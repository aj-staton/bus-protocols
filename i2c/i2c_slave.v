==> flow/design.v <==
`timescale 1ns / 1ps
module i2c_slave #(
    parameter FILTER_LEN = 4
)
(
    input wire         clk,
    input wire         rst,
    input  wire        release_bus,
    input  wire [7:0]  data_in,
    input  wire        data_in_valid,
    output wire        data_in_ready,
    input  wire        data_in_last,
    output wire [7:0]  data_out,
    output wire        data_out_valid,
    input  wire        data_out_ready,
    output wire        data_out_last,
    input  wire        scl_i,
    output wire        scl_o,
    output wire        scl_t,
    input  wire        sda_i,
    output wire        sda_o,
    output wire        sda_t,
    output wire        busy,
    output wire [6:0]  bus_address,
    output wire        bus_addressed,
    output wire        bus_active,
    input  wire        enable,
    input  wire [6:0]  device_address,
    input  wire [6:0]  device_address_mask
);
localparam [4:0]
    STATE_IDLE = 4'd0,
    STATE_ADDRESS = 4'd1,
    STATE_ACK = 4'd2,
    STATE_WRITE_1 = 4'd3,
    STATE_WRITE_2 = 4'd4,
    STATE_READ_1 = 4'd5,
    STATE_READ_2 = 4'd6,
    STATE_READ_3 = 4'd7;
reg [4:0] state_reg = STATE_IDLE, state_next;
reg [6:0] addr_reg = 7'd0, addr_next;
reg [7:0] data_reg = 8'd0, data_next;
reg data_valid_reg = 1'b0, data_valid_next;
reg data_out_reg_valid_reg = 1'b0, data_out_reg_valid_next;
reg last_reg = 1'b0, last_next;
reg mode_read_reg = 1'b0, mode_read_next;
reg [3:0] bit_count_reg = 4'd0, bit_count_next;
reg data_in_ready_reg = 1'b0, data_in_ready_next;
reg [7:0] data_out_reg = 8'd0, data_out_next;
reg data_out_valid_reg = 1'b0, data_out_valid_next;
reg data_out_last_reg = 1'b0, data_out_last_next;
reg [FILTER_LEN-1:0] scl_i_filter = {FILTER_LEN{1'b1}};
reg [FILTER_LEN-1:0] sda_i_filter = {FILTER_LEN{1'b1}};
reg scl_i_reg = 1'b1;
reg sda_i_reg = 1'b1;
reg scl_o_reg = 1'b1, scl_o_next;
reg sda_o_reg = 1'b1, sda_o_next;
reg last_scl_i_reg = 1'b1;
reg last_sda_i_reg = 1'b1;
reg busy_reg = 1'b0;
reg bus_active_reg = 1'b0;
reg bus_addressed_reg = 1'b0, bus_addressed_next;
assign bus_address = addr_reg;
assign data_in_ready = data_in_ready_reg;
assign data_out = data_out_reg;
assign data_out_valid = data_out_valid_reg;
assign data_out_last = data_out_last_reg;
assign scl_o = scl_o_reg;
assign scl_t = scl_o_reg;
assign sda_o = sda_o_reg;
assign sda_t = sda_o_reg;
assign busy = busy_reg;
assign bus_active = bus_active_reg;
assign bus_addressed = bus_addressed_reg;
assign scl_posedge = scl_i_reg && !last_scl_i_reg;
assign scl_negedge = !scl_i_reg && last_scl_i_reg;
assign sda_posedge = sda_i_reg && !last_sda_i_reg;
assign sda_negedge = !sda_i_reg && last_sda_i_reg;
assign start_bit = sda_negedge && scl_i_reg;
assign stop_bit = sda_posedge && scl_i_reg;
always @* begin
    state_next = STATE_IDLE;
    addr_next = addr_reg;
    data_next = data_reg;
    data_valid_next = data_valid_reg;
    data_out_reg_valid_next = data_out_reg_valid_reg;
    last_next = last_reg;
    mode_read_next = mode_read_reg;
    bit_count_next = bit_count_reg;
    data_in_ready_next = 1'b0;
    data_out_next = data_out_reg;
    data_out_valid_next = data_out_valid_reg && !data_out_ready;
    data_out_last_next = data_out_last_reg;
    scl_o_next = scl_o_reg;
    sda_o_next = sda_o_reg;
    bus_addressed_next = bus_addressed_reg;
    if (start_bit) begin
        data_valid_next = 1'b0;
        data_out_reg_valid_next = 1'b0;
        bit_count_next = 4'd7;
        data_out_last_next = 1'b1;
        data_out_valid_next = data_out_reg_valid_reg;
        bus_addressed_next = 1'b0;
        state_next = STATE_ADDRESS;
    end else if (release_bus || stop_bit) begin
        data_valid_next = 1'b0;
        data_out_reg_valid_next = 1'b0;
        data_out_last_next = 1'b1;
        data_out_valid_next = data_out_reg_valid_reg;
        bus_addressed_next = 1'b0;
        state_next = STATE_IDLE;
    end else begin
        case (state_reg)
            STATE_IDLE: begin
                data_valid_next = 1'b0;
                data_out_reg_valid_next = 1'b0;
                bus_addressed_next = 1'b0;
                state_next = STATE_IDLE;
            end
            STATE_ADDRESS: begin
                if (scl_posedge) begin
                    if (bit_count_reg > 0) begin
                        bit_count_next = bit_count_reg-1;
                        data_next = {data_reg[6:0], sda_i_reg};
                        state_next = STATE_ADDRESS;
                    end else begin
                        if (enable && (device_address & device_address_mask) == (data_reg[6:0] & device_address_mask)) begin
                            addr_next = data_reg[6:0];
                            mode_read_next = sda_i_reg;
                            bus_addressed_next = 1'b1;
                            state_next = STATE_ACK;
                        end else begin
                            state_next = STATE_IDLE;
                        end
                    end
                end else begin
                    state_next = STATE_ADDRESS;
                end
            end
            STATE_ACK: begin
                if (scl_negedge) begin
                    sda_o_next = 1'b0;
                    bit_count_next = 4'd7;
                    if (mode_read_reg) begin
                        data_in_ready_next = 1'b1;
                        data_valid_next = 1'b0;
                        state_next = STATE_READ_1;
                    end else begin
                        state_next = STATE_WRITE_1;
                    end
                end else begin
                    state_next = STATE_ACK;
                end
            end
            STATE_WRITE_1: begin
                if (scl_negedge || !scl_o_reg) begin
                    sda_o_next = 1'b1;
                    if (data_out_valid && !data_out_ready) begin
                        scl_o_next = 1'b0;
                        state_next = STATE_WRITE_1;
                    end else begin
                        scl_o_next = 1'b1;
                        if (data_valid_reg) begin
                            data_out_next = data_reg;
                            data_out_last_next = 1'b0;
                        end
                        data_valid_next = 1'b0;
                        data_out_reg_valid_next = data_valid_reg;
                        state_next = STATE_WRITE_2;
                    end
                end else begin
                    state_next = STATE_WRITE_1;
                end
            end
            STATE_WRITE_2: begin
                if (scl_posedge) begin
                    data_next = {data_reg[6:0], sda_i_reg};
                    if (bit_count_reg > 0) begin
                        bit_count_next = bit_count_reg-1;
                        state_next = STATE_WRITE_2;
                    end else begin
                        data_out_valid_next = data_out_reg_valid_reg;
                        data_out_reg_valid_next = 1'b0;
                        data_valid_next = 1'b1;
                        state_next = STATE_ACK;
                    end
                end else begin
                    state_next = STATE_WRITE_2;
                end
            end
            STATE_READ_1: begin
                if (data_in_ready && data_in_valid) begin
                    data_in_ready_next = 1'b0;
                    data_next = data_in;
                    data_valid_next = 1'b1;
                end else begin
                    data_in_ready_next = !data_valid_reg;
                end
                if (scl_negedge || !scl_o_reg) begin
                    if (!data_valid_reg) begin
                        scl_o_next = 1'b0;
                        state_next = STATE_READ_1;
                    end else begin
                        scl_o_next = 1'b1;
                        {sda_o_next, data_next} = {data_reg, 1'b0};
                        if (bit_count_reg > 0) begin
                            bit_count_next = bit_count_reg-1;
                            state_next = STATE_READ_1;
                        end else begin
                            state_next = STATE_READ_2;
                        end
                    end
                end else begin
                    state_next = STATE_READ_1;
                end
            end
            STATE_READ_2: begin
                if (scl_negedge) begin
                    sda_o_next = 1'b1;
                    state_next = STATE_READ_3;
                end else begin
                    state_next = STATE_READ_2;
                end
            end
            STATE_READ_3: begin
                if (scl_posedge) begin
                    if (sda_i_reg) begin
                        state_next = STATE_IDLE;
                    end else begin
                        bit_count_next = 4'd7;
                        data_in_ready_next = 1'b1;
                        data_valid_next = 1'b0;
                        state_next = STATE_READ_1;
                    end
                end else begin
                    state_next = STATE_READ_3;
                end
            end
        endcase
    end
end
always @(posedge clk) begin
    if (rst) begin
        state_reg <= STATE_IDLE;
        data_in_ready_reg <= 1'b0;
        data_out_valid_reg <= 1'b0;
        scl_o_reg <= 1'b1;
        sda_o_reg <= 1'b1;
        busy_reg <= 1'b0;
        bus_active_reg <= 1'b0;
        bus_addressed_reg <= 1'b0;
    end else begin
        state_reg <= state_next;
        data_in_ready_reg <= data_in_ready_next;
        data_out_valid_reg <= data_out_valid_next;
        scl_o_reg <= scl_o_next;
        sda_o_reg <= sda_o_next;
        busy_reg <= !(state_reg == STATE_IDLE);
        if (start_bit) begin
            bus_active_reg <= 1'b1;
        end else if (stop_bit) begin
            bus_active_reg <= 1'b0;
        end else begin
            bus_active_reg <= bus_active_reg;
        end
        bus_addressed_reg <= bus_addressed_next;
    end
    addr_reg <= addr_next;
    data_reg <= data_next;
    data_valid_reg <= data_valid_next;
    data_out_reg_valid_reg <= data_out_reg_valid_next;
    last_reg <= last_next;
    mode_read_reg <= mode_read_next;
    bit_count_reg <= bit_count_next;
    data_out_reg <= data_out_next;
    data_out_last_reg <= data_out_last_next;
    scl_i_filter <= (scl_i_filter << 1) | scl_i;
    sda_i_filter <= (sda_i_filter << 1) | sda_i;
    if (scl_i_filter == {FILTER_LEN{1'b1}}) begin
        scl_i_reg <= 1'b1;
    end else if (scl_i_filter == {FILTER_LEN{1'b0}}) begin
        scl_i_reg <= 1'b0;
    end
    if (sda_i_filter == {FILTER_LEN{1'b1}}) begin
        sda_i_reg <= 1'b1;
    end else if (sda_i_filter == {FILTER_LEN{1'b0}}) begin
        sda_i_reg <= 1'b0;
    end
    last_scl_i_reg <= scl_i_reg;
    last_sda_i_reg <= sda_i_reg;
end
endmodule
Reports on i2c_slave
The steps from the RTL of i2c_slave to its reports follow in flow order.
Lines are those of the file above, counted from 1.
Cell names lack the library's common part.
{"block": "design", "top": "i2c_slave", "clk_port": "clk", "lib": "sky130hd", "corner": "tt_025C_1v80"}

Word level
Counts by Yosys on the flattened word-level netlist (proc, flatten, opt, wreduce; memories kept). Register bits leave out memories and registers merged into their read ports (data or address). Print and check cells are left out. Cells with the same type and inputs are merged into one.
{"block": "word_totals", "regBits": 53, "latchBits": 0, "ram_bits": 0, "romBits": 0, "clocked_rd_ports_x_width": 0, "n_memories": 0, "out_inout_bits": 25}
{"block": "classes", "addsub": 1, "n_mul": 0, "div_mod_pow": 0, "n_cmp": 1, "equal": 27, "shifts": 0, "n_mux": 76, "logic": 8, "reduce_logical": 43}
{"block": "op_table", "cell": "2-to-1 mux 8 bit", "count": 6}
{"block": "op_table", "cell": "2-to-1 mux 1 bit", "count": 40}
{"block": "op_table", "cell": "!= test 2 bit with constant B", "count": 16}
{"block": "op_table", "cell": "2-to-1 mux 4 bit", "count": 7}
{"block": "op_table", "cell": "case mux 8 bit (select 3 bit)", "count": 1}
{"block": "op_table", "cell": "2-to-1 mux 3 bit", "count": 8}
{"block": "op_table", "cell": "case mux 3 bit (select 7 bit)", "count": 1}
{"block": "op_table", "cell": "AND reduction 6 bit", "count": 3}
{"block": "op_table", "cell": "AND reduction 8 bit", "count": 2}
{"block": "op_table", "cell": "case mux 4 bit (select 4 bit)", "count": 1}
{"block": "op_table", "cell": "AND 7 bit", "count": 2}
{"block": "op_table", "cell": "equality test 3 bit with constant B", "count": 4}
{"block": "op_table", "cell": "2-to-1 mux 2 bit", "count": 6}
{"block": "op_table", "cell": "AND reduction 10 bit", "count": 1}
{"block": "op_table", "cell": "AND reduction 5 bit", "count": 2}
{"block": "op_table", "cell": "logical AND 1 bit", "count": 9}
{"block": "op_table", "cell": "zero test 1 bit", "count": 8}
{"block": "op_table", "cell": "OR 4 x 1 -> 4 bit", "count": 2}
{"block": "op_table", "cell": "equality test 4 bit with constant B", "count": 2}
{"block": "op_table", "cell": "zero test 4 bit", "count": 2}
{"block": "op_table", "cell": "AND reduction 4 bit", "count": 2}
{"block": "op_table", "cell": "nonzero test 4 bit", "count": 2}
{"block": "op_table", "cell": "equality test 7 bit", "count": 1}
{"block": "op_table", "cell": "nonzero test 2 bit", "count": 3}
{"block": "op_table", "cell": "equality test 3 x 2 -> 1 bit with constant B", "count": 2}
{"block": "op_table", "cell": "nonzero test 3 bit", "count": 2}
{"block": "op_table", "cell": "nonzero test 6 bit", "count": 1}
{"block": "op_table", "cell": "case mux 1 bit (select 6 bit)", "count": 1}
Not listed: further kinds 12, cells in them 19.

Depth
Depth = most cells in a row (Yosys ltp): at word level without a register or memory, in the mapped netlist without a sequential cell, where the memories' decode and read muxes count.
{"block": "depth", "ltp_word": 9, "ABC_AREA": 0, "ltp_mapped": 7, "depth_no_buf": 7}

Netlist
Yosys stat after the flow's synthesis: flattened, memories mapped to cells. It holds for the ABC_AREA given above (unset counts as 0); a run with the other value may have another netlist.
{"block": "synth_totals", "cells": 255, "yosys_area_um2": 2581.2, "ffs": 53, "buffers": 15}
{"block": "types", "type": "edfxtp_1", "count": 24, "area_total_um2": 720.691}
{"block": "types", "type": "dfxtp_1", "count": 29, "area_total_um2": 580.557}
{"block": "types", "type": "o21ai_0", "count": 19, "area_total_um2": 95.091}
{"block": "types", "type": "mux2i_1", "count": 9, "area_total_um2": 90.086}
{"block": "types", "type": "nand2_1", "count": 24, "area_total_um2": 90.086}
{"block": "types", "type": "xor2_1", "count": 9, "area_total_um2": 78.826}
{"block": "types", "type": "a21oi_1", "count": 14, "area_total_um2": 70.067}
{"block": "types", "type": "nor2_1", "count": 16, "area_total_um2": 60.058}
{"block": "types", "type": "buf_2", "count": 11, "area_total_um2": 55.053}
{"block": "types", "type": "nand2b_1", "count": 8, "area_total_um2": 50.048}
{"block": "types", "type": "a31oi_1", "count": 6, "area_total_um2": 37.536}
{"block": "types", "type": "and3_1", "count": 6, "area_total_um2": 37.536}
{"block": "types", "type": "nand3_1", "count": 7, "area_total_um2": 35.034}
{"block": "types", "type": "a221oi_4", "count": 1, "area_total_um2": 26.275}
{"block": "types", "type": "ha_1", "count": 2, "area_total_um2": 25.024}
{"block": "types", "type": "nor2b_1", "count": 4, "area_total_um2": 25.024}
{"block": "types", "type": "or3_1", "count": 4, "area_total_um2": 25.024}
{"block": "types", "type": "a211oi_1", "count": 3, "area_total_um2": 22.522}
Other cell types: 39; their cells: 59.

Worst setup path after synthesis
OpenSTA on the mapped netlist: ideal clock, no wires. The path of least setup slack (recovery checks aside). Input and output delay are each 20% of the period. Register names are those of the netlist, which keeps one name where synthesis merged equal registers.
{"block": "synth_timing", "kind": "input-to-reg", "startpoint": "in device_address[6]", "endpoint": "reg addr_reg[0]", "period_ns": 2.76, "input_delay_ns": 0.552, "setup_time_ns": 0.383, "launch_ns": 0.552, "t_arrival_ns": 1.859, "required_time_ns": 2.377, "slack_ns": 0.518, "path_delay_ns": 1.690, "stages": 4, "synth_period_reached_ns": 2.242}
"path_delay_ns" = arrival - input delay + setup time.
"stages": output pins that drive a net of the path, with the launching flip-flop's if there is one; two outputs of one cell count as two.
"synth_period_reached_ns" is the clock period less the worst setup slack; recovery checks do not enter. This is arithmetic on one report: input and output delays are still those of the set period (20% each).
Between the ends stands the longest chain of elaborated cells between them, by number of cells; it is not shown to be the way that was timed. Of several equally long chains one is given.
Each line given opens the expression or statement behind the cell; cells for indexed reads and writes are added by Yosys, which also makes memories of some case tables.
{"block": "synth_via", "cell_sequence": "xor2_1 -> a2111oi_0 -> nand4_1 -> nor3_1", "elab_chain_cells": 4, "cells_between": 4, "cone_lines": 1, "classes_between": "1 x eq/ne; 1 x logic; 2 x reduce/logical"}
{"block": "synth_lines", "item": "start, declared", "line": 28, "rtl": "input  wire [6:0]  device_address,"}
{"block": "synth_lines", "item": "AND 7 bit", "line": 127, "rtl": "if (enable && (device_address & device_address_mask) == (data_reg[6:0] & device_address_mask)) begin"}
{"block": "synth_lines", "item": "equality test 7 bit", "line": 127}
{"block": "synth_lines", "item": "logical AND 1 bit", "line": 127}
{"block": "synth_lines", "item": "AND reduction 6 bit"}
{"block": "synth_lines", "item": "end, assigned", "line": 268, "rtl": "addr_reg <= addr_next;"}
{"block": "synth_lines", "item": "end, declared", "line": 41, "rtl": "reg [6:0] addr_reg = 7'd0, addr_next;"}

Add stored flow runs of i2c_slave

2 stored runs of i2c_slave in the flow (synthesis by Yosys, layout by OpenROAD, sky130hd cells), in arbitrary order. Constraints: input delay and output delay 20% of the set period each, output load 0.01 pF.

{"run": "run 1", "settings": { "period_ns": 2.45, "CORE_UTILIZATION": 65, "PLACE_DENSITY_LB_ADDON": 0.14, "HOLD_SLACK_MARGIN": 0.13, "CELL_PAD_IN_SITES_GLOBAL_PLACEMENT": 3, "ABC_AREA": 0, "CTS_CLUSTER_SIZE": 30, "CTS_CLUSTER_DIAMETER": 77, "CAP_MARGIN": 20, "CORE_MARGIN": 2, "SLEW_MARGIN": 20 }, "outcome": "not finished: placement ended with error FLW-0024"}
{"run": "run 2", "settings": { "period_ns": 1.44, "CORE_UTILIZATION": 71, "SETUP_SLACK_MARGIN": 0.17, "CORE_MARGIN": 3, "CELL_PAD_IN_SITES_DETAIL_PLACEMENT": 1, "TNS_END_PERCENT": 50, "GPL_ROUTABILITY_DRIVEN": 0, "MAX_ROUTING_LAYER": "met4", "CAP_MARGIN": 20, "SLEW_MARGIN": 20 }, "outcome": "not finished: placement ended with error GPL-0301"}
